==> flow/design.v <==
module ram (
    input clk,
    input cs,
    input rd,
    input wr,
    input [7:0] addr,
    inout [7:0] data
);
reg [7:0] mem [0:255];
reg [7:0] data_out;
assign data = (cs && rd) ? data_out : 8'bz;
always @(posedge clk) begin
    if (cs && wr && !rd)
        mem[addr] <= data;
    else if (cs && rd && !wr)
        data_out <= mem[addr];
end
endmodule
From RTL to reports: ram
The steps from the RTL of ram to its reports follow in flow order.
Line numbers count from 1 in the design file above.
Cell names lack the library's common part.
The mark n/a stands for no value.
Design
  top module: ram
  clock input: clk
  standard-cell library: sky130hd
  library corner: tt_025C_1v80

Elaborated design
Counts by Yosys on the flattened word-level netlist (proc, flatten, opt, wreduce; memories kept). Register bits leave out memories and registers merged into their read ports (data or address); mux counts leave out enables and synchronous resets folded into registers. Print and check cells are left out. Cells with the same type and inputs are merged into one.
Yosys's memory passes give these memory sizes; they may raise the number of words (mostly to a power of two), join words into wider ones and drop unused or constant bits.
Bit counts
  output and inout bits: 8
  memory cells: 1
  clocked read ports x word width: 8
  RAM bits: 2048
  input bits: 12
  register bits: 0
Cells by class
  multiplexer cells: 4
  bitwise operators: 1
  reductions and logical operators: 7
Memory list
  mem: words 256, bits a word 8, read ports 1, write ports 1, line 9  | reg [7:0] mem [0:255];
Operators by type and width (count)
  8-bit two-way mux: 3
  1-bit logical AND: 4
  1-bit zero test: 2
  2-bit AND reduction: 1
  1-bit NOT: 1
  1-bit two-way mux: 1

Logic depth
Longest topological path by Yosys (ltp), each cell counted once; first at word level (registers and memories cut), then after technology mapping (sequential cells cut; the memories' decode and read muxes count).
Logic depth
  word-level depth: 4
  ABC_AREA: 0
  depth in mapped cells: 8

Netlist
Yosys stat after the flow's synthesis: flattened, memories mapped to cells. It holds for the ABC_AREA given above (unset counts as 0); a run with the other value may have another netlist.
Cells by type (count)
  edfxtp_1: 2056
  mux4_2: 512
  a22oi_1: 256
  nor2_1: 260
  a21oi_1: 128
  clkbuf_1: 142
  o41ai_1: 32
  buf_2: 44
  buf_4: 18
  nand2_1: 30
  buf_1: 18
  nand4_1: 8
  nor2b_1: 6
  buf_6: 2
  nand3_1: 4
  nor3_1: 4
  and2_1: 2
  nand2b_1: 2
Other cell types: 3; their cells: 4.
Synthesis totals
  buffer cells: 224
  sequential part of the area: 61739.2 um^2
  flip-flops: 2056
  mapped cells: 3528
  cell area after synthesis: 78353.9 um^2

Path before layout
OpenSTA on the mapped netlist: ideal clock, no wires. The path of least setup slack (recovery checks aside). Input and output delay are each 20% of the period. Register names are those of the netlist, which keeps one name where synthesis merged equal registers.
Timing path after synthesis
  path type: reg2out
  from: register (name not given)
  to: output data[0]
  path delay: 3.289 ns
  output delay: 0.914 ns
  path slack: 0.367 ns
  clock period: 4.57 ns
  driving pins on the path: 1
  arrival: 3.289 ns
  required time: 3.656 ns
  synthesis period reached: 4.203 ns
"path delay" is the arrival time less input delay plus setup time.
At an output port there is no setup time.
"driving pins on the path" counts driving pins, that of a launching flip-flop among them; a cell with two outputs on the path counts twice.
"synthesis period reached" is the clock period less the worst setup slack; recovery checks do not enter. This is arithmetic on one report: input and output delays are still those of the set period (20% each).
Between the ends, after synthesis
  cell sequence: edfxtp_1
Ends and longest elaborated chain, after synthesis
  to (decl): line 7  | inout [7:0] data
Chain of elaborated cells between the ends: none given.

Timing after layout
Path of least setup slack in the final report of run 1 (OpenROAD, finished layout, wires in). Where an end is a register, its clock arrival counts in the times.
Timing path post-layout
  path type: in2reg
  from: input addr[3]
  to: memory mem[77][2]
  arrival: 6.12 ns
  external input delay: 1.08 ns
  required time: 5.90 ns
  path slack: -0.22 ns
  driving pins on the path: 10
  clock period: 5.42 ns
  library setup time: 0.38 ns
Between the ends stands the longest chain of elaborated cells between them, by number of cells; it is not shown to be the way that was timed. Of several equally long chains one is given.
A line is the first line of the expression or statement that the cell stems from. Yosys adds cells for indexed reads and writes and turns some case tables into memories.
Between the ends, post-layout
  cell sequence: clkdlybuf4s50_1 and2_1 clkbuf_1 clkbuf_2 buf_16 clkbuf_1 nand2_4 clkbuf_4 buf_16 nor2_1
  cells in the longest elaborated chain: 1
  elaborated cells on any way between the ends: 1
  RTL lines with such cells: 1
  those cells by class: mux (1)
Ends and longest elaborated chain, post-layout
  from (decl): line 6  | input [7:0] addr,
  8-bit two-way mux: line 13  | if (cs && wr && !rd)
  to (decl): line 9  | reg [7:0] mem [0:255];

Hand-over note for ram

ram through Yosys and OpenROAD on sky130hd: 2 stored runs, unordered, with their settings and measured results. The constraints put input and output delay at 20% of the set period each and load the outputs with 0.01 pF.
"achieved clock period" = clock period - worst setup slack. The figure is calculated, with input and output delays left at 20% of the set period.
"total power after layout": no workload was simulated; the value follows from the tool's default switching activity.

==> run 1: settings <==
{ "period_ns": 5.42, "CORE_UTILIZATION": 19, "SETUP_SLACK_MARGIN": -0.4, "PLACE_DENSITY_LB_ADDON": 0.03, "CORE_MARGIN": 6, "GPL_TIMING_DRIVEN": 0, "GPL_ROUTABILITY_DRIVEN": 0, "CTS_CLUSTER_SIZE": 44, "MIN_ROUTING_LAYER": "met1", "CAP_MARGIN": 20, "SLEW_MARGIN": 20 }
==> run 1: results <==
die area: 427,945.0 um^2
smallest setup slack: -0.216 ns
final setup TNS: -21.519 ns
total power after layout: 36.209 mW
utilization after layout: 0.236
achieved clock period: 5.636 ns
standard-cell area after routing: 96,764.1 um^2
synthesis area: 78,353.9 um^2

==> run 2: settings <==
{ "period_ns": 5.11, "CAP_MARGIN": 20, "CORE_MARGIN": 2, "CORE_UTILIZATION": 40, "SLEW_MARGIN": 20 }
==> run 2: results <==
die area: 199,443.0 um^2
smallest setup slack: 1.333 ns
final setup TNS: 0.000 ns
total power after layout: 34.871 mW
utilization after layout: 0.464
achieved clock period: 3.777 ns
standard-cell area after routing: 90,339.1 um^2
synthesis area: 78,353.9 um^2

End of note.
